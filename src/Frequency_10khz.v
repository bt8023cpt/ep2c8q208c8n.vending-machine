==> flow/design.v <==
module Frequency_10khz(clk_50Mhz, clk_10khz);
	input wire clk_50Mhz;
	output reg clk_10khz;
	reg[11:0] count_10khz;
	always@(posedge clk_50Mhz)
		begin
			if(count_10khz == 12'd2499)
				begin
					clk_10khz <= ~clk_10khz;
					count_10khz <= 12'd0;
				end
			else
				begin
					count_10khz <= count_10khz + 12'd1;
				end
		end
endmodule 
# From RTL to reports: Frequency_10khz
# The steps from the RTL of Frequency_10khz to its reports follow in flow order.
# Line numbers count from 1 in the design file above.
# Operators: Yosys type, input widths -> output width; for muxes data width and select width s.
# Library cell names are shortened.
# A cell with -- has no value.
[setup]
top_module = "Frequency_10khz"
clock = "clk_50Mhz"
lib = "sky130hd"
corner = "tt_025C_1v80"

# Elaborated design
# Counts by Yosys on the flattened word-level netlist (proc, flatten, opt, wreduce; memories kept). Register bits leave out memories and registers merged into their read ports (data or address); mux counts leave out enables and synchronous resets folded into registers. Print and check cells are left out. Cells with the same type and inputs are merged into one.
[op_classes]
n_addsub = 1
n_eq = 1
logic = 1
[ops]
columns = ["cell", "n"]
rows = [
  ["$add 12x1->12 const B", 1],
  ["$eq 12x12->1 const B", 1],
  ["$not 1->1", 1],
]
[bits]
reg_bits = 13
in_bits = 1
out_inout_bits = 1
word_cells = 5

# Longest topological paths
# Depth = most cells in a row (Yosys ltp): at word level without a register or memory, in the mapped netlist without a sequential cell, where the memories' decode and read muxes count.
[logic_depth]
word_depth = 1
ABC_AREA = 0
depth_mapped = 4
ltp_nobuf = 4

# Synthesis result
# The flow's flattened synthesis, as Yosys stat reports it; memories are mapped. The netlist is that of the ABC_AREA named above (0 if unset); the other value can give another one.
[mapped]
mapped_cells = 55
synth_area_um2 = 549.3
seq_area_um2 = 270.3
ff_cells = 13
buf_cells = 0
[by_type]
columns = ["cell_type", "n", "type_area_um2"]
rows = [
  ["dfxtp_1", 12, 240.23],
  ["xnor2_1", 4, 35.034],
  ["edfxtp_1", 1, 30.029],
  ["nand3_1", 5, 25.024],
  ["xor2_1", 2, 17.517],
  ["nor3_4", 1, 16.266],
  ["a21oi_1", 3, 15.014],
  ["a31oi_1", 2, 12.512],
  ["ha_1", 1, 12.512],
  ["nand4_1", 2, 12.512],
  ["nor4_1", 2, 12.512],
  ["nand2_1", 3, 11.261],
  ["nand4bb_1", 1, 11.261],
  ["nor2_1", 3, 11.261],
  ["or4_4", 1, 11.261],
  ["a41oi_1", 1, 8.758],
  ["and4_1", 1, 8.758],
  ["inv_1", 2, 7.507],
]
# Not listed: further types 8, cells in them 8.

# Timing after synthesis
# Source: OpenSTA report_checks on the synthesized netlist (no wires, ideal clock, input and output delay 20% of the period each), path of least setup slack; recovery checks are left aside. Register names are those of the netlist, which keeps one name where synthesis merged equal registers.
[synth_path]
path_type = "register -> register"
start = "register count_10khz[0]"
end = "register clk_10khz"
tclk_ps = 1680
setup_time_ps = 327
t_first_pin_ps = 0
t_arrival_ps = 1102
required_ps = 1353
slack_ps = 251
delay_ps = 1429
path_stages = 4
n_path_buf = 0
period_less_setup_slack_ps = 1429
# "delay_ps" is the arrival time less input delay plus setup time.
# "path_stages": output pins that drive a net of the path, with the launching flip-flop's if there is one; two outputs of one cell count as two.
# "period_less_setup_slack_ps" = period - worst setup slack (recovery checks aside). The figure is calculated, with input and output delays left at 20% of the set period.
# Between the ends stands the longest chain of elaborated cells between them, by number of cells; it is not shown to be the way that was timed. Of several equally long chains one is given.
# Each line given opens the expression or statement behind the cell; cells for indexed reads and writes are added by Yosys, which also makes memories of some case tables.
[synth_between]
cell_sequence = "dfxtp_1 -> ha_1 -> nand4bb_1 -> nor3_4"
elab_chain_cells = 1
cone_cells = 1
lines_between = 1
cone_classes = "eq/ne: 1"
[synth_rtl]
columns = ["item", "line", "text"]
rows = [
  ["start: declaration", 4, "reg[11:0] count_10khz;"],
  ["start: assignment", 10, "count_10khz <= 12'd0;"],
  ["start: assignment", 14, "count_10khz <= count_10khz + 12'd1;"],
  ["$eq 12x12->1", 7, "if(count_10khz == 12'd2499)"],
  ["end: assignment", 9, "clk_10khz <= ~clk_10khz;"],
  ["end: declaration", 3, "output reg clk_10khz;"],
]

# Timing after layout
# Path of least setup slack in the final report of run 1 (OpenROAD, finished layout, wires in). Where an end is a register, its clock arrival counts in the times.
# The report prints the path's times to 10 ps; the period is as set.
[layout_path]
path_type = "register -> register"
start = "register count_10khz[5]"
end = "register count_10khz[7]"
tclk_ps = 1360
setup_time_ps = 110
t_first_pin_ps = 280
t_arrival_ps = 1540
required_ps = 1530
slack_ps = -10
path_stages = 5
n_path_buf = 1
# Between the ends stands the longest chain of elaborated cells between them, by number of cells; it is not shown to be the way that was timed. Of several equally long chains one is given.
[layout_between]
cell_sequence = "dfxtp_1 -> or4_4 -> nor3_4 -> buf_4 -> a21oi_1"
elab_chain_cells = 1
cone_cells = 2
lines_between = 2
cone_classes = "add/sub: 1; eq/ne: 1"
[layout_rtl]
columns = ["item", "line", "text"]
rows = [
  ["start: declaration", 4, "reg[11:0] count_10khz;"],
  ["start: assignment", 10, "count_10khz <= 12'd0;"],
  ["start: assignment", 14, "count_10khz <= count_10khz + 12'd1;"],
  ["$add 12x1->12", 14, ""],
  ["end: assignment", 10, ""],
  ["end: assignment", 14, ""],
  ["end: declaration", 4, ""],
]

# Below are 2 stored runs of the flow (Yosys, OpenROAD; platform sky130hd) on Frequency_10khz, each with its settings and what was measured, unordered. Constraints: input delay and output delay 20% of the set period each, output load 0.01 pF.
# "timing.worst_path_ps" = time allowed to the worst setup path (clock period - input delay - output delay, where it has them) - its slack; a late launch clock adds to it, a late capture clock takes from it.
# "fin_power_w": no workload was simulated; the value follows from the tool's default switching activity.
# "timing.worst_path_ps" is given in steps of 10 ps.

[[run]]
name = "run 1"
[run.settings]
period_ns = 1.36
CORE_UTILIZATION = 33
CORE_ASPECT_RATIO = 1.08
CELL_PAD_IN_SITES_GLOBAL_PLACEMENT = 1
ABC_AREA = 0
CTS_CLUSTER_SIZE = 99
CAP_MARGIN = 25
SLEW_MARGIN = 40
MAX_ROUTING_LAYER = "met4"
CORE_MARGIN = 2
[run.results]
timing.worst_path_ps = 1370
critical_path_kind = "register -> register"
fin_power_w = 0.0006301
yosys.chip_area_um2 = 549.3
tns_ps = -23
final_die_area_um2 = 2007.0
finalCellArea_um2 = 700.7
setup_ws_ps = -12
finalUtil_frac = 0.444

[[run]]
name = "run 2"
[run.settings]
period_ns = 2.23
CORE_UTILIZATION = 30
PLACE_DENSITY_LB_ADDON = 0.3
CORE_MARGIN = 2
TNS_END_PERCENT = 25
ABC_AREA = 1
CTS_CLUSTER_SIZE = 34
CTS_CLUSTER_DIAMETER = 392
CAP_MARGIN = 25
MIN_ROUTING_LAYER = "met2"
SLEW_MARGIN = 20
[run.results]
yosys.chip_area_um2 = 653.1
tns_ps = 0
finalCellArea_um2 = 723.2
timing.worst_path_ps = 1170
critical_path_kind = "register -> output"
final_die_area_um2 = 2566.4
fin_power_w = 0.0003819
finalUtil_frac = 0.361
setup_ws_ps = 618
