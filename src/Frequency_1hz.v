==> flow/design.v <==
module Frequency_1hz(clk_10khz, clk_1hz);
	input wire clk_10khz;
	output reg clk_1hz;
	reg[12:0] count_1hz;
	always@(posedge clk_10khz)
		begin
			if(count_1hz == 13'd4999)
				begin
					clk_1hz <= ~clk_1hz;
					count_1hz <= 13'd0;
				end
			else
				begin
					count_1hz <= count_1hz + 13'd1;
				end
		end
endmodule 
# Tool chain data of Frequency_1hz
# The steps from the RTL of Frequency_1hz to its reports follow in flow order.
# Lines are those of the file above, counted from 1.
# Cell names lack the library's common part.
# Not given: --
# design
design	Frequency_1hz
clock	clk_10khz
library	sky130hd
pvt_corner	tt_025C_1v80

# Word level
# Yosys after proc, flatten, opt, wreduce and memory -nomap, before mapping. Enables and synchronous resets that opt folds into registers are not counted as muxes. Memory bits, and registers merged into a memory's read port (data or address), are not among the register bits. Print and check cells are not counted. Equal cells are merged and count once.
# classes
n_eq	1
add_sub_neg	1
logic	1
# op_table
operator	n
13-bit by 1-bit adder with 13-bit output with constant B	1
13-bit equality test with constant B	1
1-bit NOT	1
# bits
output_inout_bits	1
register_bits	14
word_cells	5

# Depth
# Longest topological path by Yosys (ltp), each cell counted once; first at word level (registers and memories cut), then after technology mapping (sequential cells cut; the memories' decode and read muxes count).
# logic_depth
word_depth	1
ABC_AREA	0
depth_mapped	4
ltp_nobuf	4

# Netlist
# Source: synth_stat.txt of the flow (Yosys; design flattened, memories mapped). It holds for the ABC_AREA given above (unset counts as 0); a run with the other value may have another netlist.
# Totals and module areas in this step are rounded.
# types
cell_type	n	type_area_um2
dfxtp_1	13	260.25
xor2_1	6	52.55
edfxtp_1	1	30.029
nor4_4	1	21.27
nand3_1	4	20.019
and3_1	3	18.768
nand4_1	3	18.768
a21oi_1	3	15.014
ha_1	1	12.512
nor4_1	2	12.512
or3_1	2	12.512
nand2_1	3	11.261
nor2_1	3	11.261
or4_4	1	11.261
nor3_1	2	10.01
o21ai_0	2	10.01
a41oi_1	1	8.758
or3b_2	1	8.758
# Not listed: further types 6, cells in them 7.
# synth_totals
stdcells	59
area_um2	589
sequential_area_um2	290
ffs	14
buf_cells	0

# Path before layout
# Source: OpenSTA report_checks on the synthesized netlist (no wires, ideal clock, input and output delay 20% of the period each), path of least setup slack; recovery checks are left aside. Register names are those of the netlist, which keeps one name where synthesis merged equal registers.
# synth_path
kind	register -> register
start	reg count_1hz[6]
end	reg clk_1hz
n_path_buf	0
clock_period_ps	1920
arrival_ps	1269
slack_ps	299
path_delay_ps	1621
driving_pins	3
launch_ps	0
required_ps	1568
synth_period_reached_ps	1621
# "path_delay_ps" = arrival - input delay + setup time.
# "driving_pins" counts driving pins, that of a launching flip-flop among them; a cell with two outputs on the path counts twice.
# "synth_period_reached_ps" = period - worst setup slack (recovery checks aside). The figure is calculated, with input and output delays left at 20% of the set period.
# Between the ends stands the longest chain of elaborated cells between them, by number of cells; it is not shown to be the way that was timed. Of several equally long chains one is given.
# A line is the first line of the expression or statement that the cell stems from. Yosys adds cells for indexed reads and writes and turns some case tables into memories.
# synth_between
path_cell_list	dfxtp_1 > or4_4 > nor4_4
elab_chain_cells	1
cone_cells	1
# synth_lines
element	line	source
from (decl)	4	reg[12:0] count_1hz;
from (assign)	10	count_1hz <= 13'd0;
from (assign)	14	count_1hz <= count_1hz + 13'd1;
13-bit equality test	7	if(count_1hz == 13'd4999)
to (assign)	9	clk_1hz <= ~clk_1hz;
to (decl)	3	output reg clk_1hz;

# Timing after layout
# Path of least setup slack in the final report of run A (OpenROAD, finished layout, wires in). Where an end is a register, its clock arrival counts in the times.
# The report prints the path's times to 10 ps; the period is as set.
# layout_path
kind	register -> register
start	reg count_1hz[6]
end	reg clk_1hz
arrival_ps	1740
n_path_buf	0
slack_ps	180
required_ps	1920
driving_pins	3
launch_ps	280
clock_period_ps	1980
# Between the ends stands the longest chain of elaborated cells between them, by number of cells; it is not shown to be the way that was timed. Of several equally long chains one is given.
# layout_between
path_cell_list	dfxtp_1 > or4_4 > nor4_4
elab_chain_cells	1
cone_cells	1
# layout_lines
element	line	source
from (decl)	4	reg[12:0] count_1hz;
from (assign)	10	count_1hz <= 13'd0;
from (assign)	14	count_1hz <= count_1hz + 13'd1;
13-bit equality test	7	if(count_1hz == 13'd4999)
to (assign)	9	clk_1hz <= ~clk_1hz;
to (decl)	3	output reg clk_1hz;

# Flow measurements of Frequency_1hz on sky130hd: 2 stored runs with different settings, listed in no order. Input and output delays are each 20% of the period that was set; the output load is 0.01 pF.
# "worst_setup_path_time_ps" means the part of the period allowed to the worst setup path (the constraints hold back 20% at inputs and 20% at outputs) less its slack; where the path has registers, the arrival times of their clocks count too.
# "worst_setup_path_time_ps" is given in steps of 10 ps.
# Values from the reports are rounded here.
# A setting shown as - is not set for that run.
stored run	period_ns	CORE_UTILIZATION	SETUP_SLACK_MARGIN	PLACE_DENSITY	CELL_PAD_IN_SITES_DETAIL_PLACEMENT	ABC_AREA	MAX_ROUTING_LAYER	CAP_MARGIN	CORE_MARGIN	SLEW_MARGIN	PLACE_DENSITY_LB_ADDON	CORE_ASPECT_RATIO	GPL_ROUTABILITY_DRIVEN	worst_setup_path_time_ps	worstPathKind	total_die_area_um2	layout_utilization_pct	ws_hold_ps	cell_area_final_um2	final_setup_tns_ps	setup_worst_slack_ps	synthesis_area_um2
run A	1.98	53	0.04	0.64	1	0	met5	20	2	20	-	-	-	1800	register -> register	1390	66.7	473	652	0	179	589
run B	3.24	57	-	-	-	-	-	20	2	20	0.28	1.04	0	1190	register -> output	1310	69.9	518	644	0	1400	589
