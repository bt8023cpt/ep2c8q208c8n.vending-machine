==> flow/design.v <==
module Dynamic_Display(display_clk, display_num, display_wei, display_duan);
	input wire display_clk;
	input wire[3:0] display_num;
	output reg[7:0] display_wei;
	output reg[7:0] display_duan;
	function[7:0] code; 
		input[3:0] num;
		case(num)
			4'h0: code = 8'hc0;  
			4'h1: code = 8'hf9;  
			4'h2: code = 8'ha4;  
			4'h3: code = 8'hb0;  
			4'h4: code = 8'h99;  
			4'h5: code = 8'h92;  
			4'h6: code = 8'h82;  
			4'h7: code = 8'hf8;  
			4'h8: code = 8'h80;  
			4'h9: code = 8'h90;  
			4'hf: code = 8'hff;  
			default: code = 8'h40;  
		endcase
	endfunction
	reg wei_count;
	always @(posedge display_clk)
		begin 
			wei_count <= wei_count + 1'b1;
			case(wei_count)
				1'b0: begin display_wei = 8'b11111110; display_duan = code(display_num % 10); end
				1'b1: begin display_wei = 8'b11111101; display_duan = code(display_num / 10); end
			endcase
		end
endmodule 
Tool chain data of Dynamic_Display
The steps from the RTL of Dynamic_Display to its reports follow in flow order.
Lines are those of the file above, counted from 1.
Operators: Yosys type, input widths -> output width; for muxes data width and select width s.
Library cell names are shortened.
A cell with - has no value.

inputs
  top module = Dynamic_Display
  clock input = display_clk
  standard-cell library = sky130hd
  timing corner = tt_025C_1v80

Word level
Source: Yosys, flattened and elaborated, memories not mapped. Widths are those after wreduce; folded enables and synchronous resets count as part of the registers. Registers that Yosys merges into a memory's read port (data or address) are not register bits. Print and check cells do not count. Equal cells are merged and count once.
Memory sizes are those after Yosys's memory passes, which may raise the word count (mostly to a power of two), join words into wider ones and drop unused or constant bits.

bit counts
  memory bits (read-only) = 256
  elaborated cells = 11
  bits in registers = 17
  memories = 2
  output and inout port bits = 16
  input port bits = 5

memory list
  name             words  width  rd ports  wr ports  line  text
  (no name shown)  16     8      1         0         8     case(num)
  (no name shown)  16     8      1         0         8

operators by class
  bitwise gates (word level) = 1
  add/subtract/negate cells = 1
  divide/modulo/power cells = 2
  mux-type cells = 2

operator list
  operator              number
  $div 4x4->32 const B  1
  $mod 4x4->32 const B  1
  $pmux 8 s2            2
  $add 1x1->1 const B   1
  $not 1->1             1

Longest topological paths
Yosys ltp: most cells in a row. Word level: on the elaborated netlist, between registers, memories and ports. Mapped: between sequential cells and ports; inverters and the memories' decode and read muxes count.

logic depth
  depth in word-level cells = 2
  ABC_AREA = 0
  gate-level depth with buffers = 8
  depth with buffers taken out = 7

Netlist
Yosys stat after the flow's synthesis: flattened, memories mapped to cells. It holds for the ABC_AREA given above (unset counts as 0); a run with the other value may have another netlist.

synthesis totals
  cell area after synthesis = 0.0005993 mm^2
  mapped flip-flops = 10
  buffers = 9
  cell count = 75
  sequential part of the area = 0.0002002 mm^2

cell types
  cell type  number  total area (um^2)
  dfxtp_1    10      200.192
  buf_4      9       67.565
  ha_1       4       50.048
  nor2_1     8       30.029
  nand2_1    7       26.275
  a21oi_1    5       25.024
  inv_1      6       22.522
  o21ai_0    4       20.019
  o21a_1     2       15.014
  or3_1      2       12.512
  nor4bb_1   1       10.01
  a21oi_2    1       8.758
  a41oi_1    1       8.758
  nand4b_1   1       8.758
  o2111ai_1  1       8.758
  xor2_1     1       8.758
  a211oi_1   1       7.507
  a22oi_1    1       7.507

Not listed: further types 10, cells in them 10.

Path before layout
OpenSTA on the mapped netlist: ideal clock, no wires. The path of least setup slack (recovery checks aside). Input and output delay are each 20% of the period. Register names are those of the netlist, which keeps one name where synthesis merged equal registers.

timing after synthesis
  path type = input port to flip-flop
  from = input port display_num[1]
  to = register display_duan[4]
  clock period = 2.15 ns
  data required time = 2.069 ns
  setup slack = 0.569 ns
  library setup time = 0.081 ns
  stages on the path = 5
  buffers on the path = 0
  time at the first pin = 0.430 ns
  arrival = 1.501 ns
  path delay = 1.152 ns
  input delay = 0.430 ns
  period reached after synthesis = 1.581 ns

"path delay" = arrival - input delay + setup time.
"stages on the path": output pins that drive a net of the path, with the launching flip-flop's if there is one; two outputs of one cell count as two.
"period reached after synthesis" is the clock period less the worst setup slack; recovery checks do not enter. This is arithmetic on one report: input and output delays are still those of the set period (20% each).
Between the ends stands the longest chain of elaborated cells between them, by number of cells; it is not shown to be the way that was timed. Of several equally long chains one is given.
A line is the first line of the expression or statement that the cell stems from. Yosys adds cells for indexed reads and writes and turns some case tables into memories.
The chain passes a memory read, where the word-level depth is cut; so it can be longer than that depth.

between the ends, after synthesis
  cells stage by stage = inv_1 > ha_1 > o21a_1 > or3_1 > a41oi_1
  cells in the longest elaborated chain = 3
  elaborated cells between the ends (all ways) = 5
  source lines of those cells = 4
  classes of those cells = div (2); mux (1); memory (2)

ends and longest elaborated chain, after synthesis
  what             line  text
  start, declared  3     input wire[3:0] display_num;
  $div 4x4->32     29    1'b1: begin display_wei = 8'b11111101; display_duan = code(display_num / 10); end
  $mem_v2 16x8     8     case(num)
  $pmux 8 s2       27    case(wei_count)
  end, assigned    28    1'b0: begin display_wei = 8'b11111110; display_duan = code(display_num % 10); end
  end, assigned    29
  end, declared    5     output reg[7:0] display_duan;

Worst path after layout
Path of least setup slack in the final report of job 1 (OpenROAD, finished layout, wires in). Where an end is a register, its clock arrival counts in the times.

timing after layout
  path type = flip-flop to output port
  from = register display_wei[1]
  to = output port display_wei[1]
  output delay = 0.35 ns
  arrival = 1.24 ns
  setup slack = 0.16 ns
  data required time = 1.40 ns
  clock period = 1.75 ns
  stages on the path = 3
  buffers on the path = 2
  time at the first pin = 0.25 ns

between the ends, after layout
  cells stage by stage = dfxtp_4 > buf_4 > clkdlybuf4s50_1
  cells in the longest elaborated chain = 0
  elaborated cells between the ends (all ways) = 0
  source lines of those cells = 0

ends and longest elaborated chain, after layout
  what             line  text
  start, declared  4     output reg[7:0] display_wei;
  start, assigned  28    1'b0: begin display_wei = 8'b11111110; display_duan = code(display_num % 10); end
  start, assigned  29    1'b1: begin display_wei = 8'b11111101; display_duan = code(display_num / 10); end
  end, declared    4

Design Dynamic_Display on sky130hd. What follows are 2 stored runs of the flow, each under its own settings; their order means nothing. The constraints put input and output delay at 20% of the set period each and load the outputs with 0.01 pF.
"worst setup path time" = time allowed to the worst setup path (clock period - input delay - output delay, where it has them) - its slack; a late launch clock adds to it, a late capture clock takes from it.
"power" is the tool's figure for a default switching activity; nothing was simulated.

Job 1
==> flow/run.sh <==
#!/bin/bash
# the make line also repeats the synthesis and layout settings of config.mk as NAME=value (left out here)
make -C /OpenROAD-flow-scripts/flow DESIGN_CONFIG=/design/flow/config.mk WORK_HOME=/design/flow/orfs CLKGATE_MAP_FILE= finish
==> flow/config.mk <==
export PLATFORM = sky130hd
export DESIGN_NAME = Dynamic_Display
export DESIGN_NICKNAME = Dynamic_Display
export VERILOG_FILES = /design/flow/design.v
export SDC_FILE = /design/flow/constraint.sdc
export NUM_CORES = 4
export LEC_CHECK = 0
export CAP_MARGIN = 20
export CELL_PAD_IN_SITES_GLOBAL_PLACEMENT = 0
export CORE_ASPECT_RATIO = 0.86
export CORE_MARGIN = 2
export CORE_UTILIZATION = 54
export GPL_ROUTABILITY_DRIVEN = 0
export GPL_TIMING_DRIVEN = 0
export MAX_ROUTING_LAYER = met5
export MIN_ROUTING_LAYER = met2
export PLACE_DENSITY_LB_ADDON = 0.2
export SETUP_SLACK_MARGIN = 0.11
export SLEW_MARGIN = 20
==> flow/constraint.sdc <==
create_clock -name core_clock -period 1.75 [get_ports {display_clk}]
set_input_delay 0.3500 -clock core_clock [delete_from_list [all_inputs] [get_ports {display_clk}]]
set_output_delay 0.3500 -clock core_clock [all_outputs]
set_load 0.01 [all_outputs]

==> results of job 1 <==
chip area after synthesis (Yosys): 0.0005993 mm^2
die area: 0.0013932 mm^2
standard-cell area of the final layout: 0.0008258 mm^2
worst setup slack after layout: 0.164 ns
total negative slack: 0.000 ns
worst hold slack: 0.405 ns
power: 0.0005145 W
worst setup path time: 1.24 ns
worst setup path kind: flip-flop to output port

Job 2
==> flow/run.sh <==
#!/bin/bash
# the make line also repeats the synthesis and layout settings of config.mk as NAME=value (left out here)
make -C /OpenROAD-flow-scripts/flow DESIGN_CONFIG=/design/flow/config.mk WORK_HOME=/design/flow/orfs CLKGATE_MAP_FILE= finish
==> flow/config.mk <==
export PLATFORM = sky130hd
export DESIGN_NAME = Dynamic_Display
export DESIGN_NICKNAME = Dynamic_Display
export VERILOG_FILES = /design/flow/design.v
export SDC_FILE = /design/flow/constraint.sdc
export NUM_CORES = 4
export LEC_CHECK = 0
export CAP_MARGIN = 20
export CELL_PAD_IN_SITES_DETAIL_PLACEMENT = 0
export CORE_MARGIN = 9
export CORE_UTILIZATION = 36
export CTS_CLUSTER_SIZE = 100
export GPL_ROUTABILITY_DRIVEN = 0
export GPL_TIMING_DRIVEN = 1
export HOLD_SLACK_MARGIN = 0.26
export PLACE_DENSITY_LB_ADDON = 0.06
export SETUP_SLACK_MARGIN = 0.36
export SLEW_MARGIN = 30
export TNS_END_PERCENT = 75
==> flow/constraint.sdc <==
create_clock -name core_clock -period 2.11 [get_ports {display_clk}]
set_input_delay 0.4220 -clock core_clock [delete_from_list [all_inputs] [get_ports {display_clk}]]
set_output_delay 0.4220 -clock core_clock [all_outputs]
set_load 0.01 [all_outputs]

==> results of job 2 <==
chip area after synthesis (Yosys): 0.0005993 mm^2
die area: 0.0034574 mm^2
standard-cell area of the final layout: 0.0008596 mm^2
worst setup slack after layout: 0.423 ns
total negative slack: 0.000 ns
worst hold slack: 0.441 ns
power: 0.0004339 W
worst setup path time: 1.27 ns
worst setup path kind: flip-flop to output port
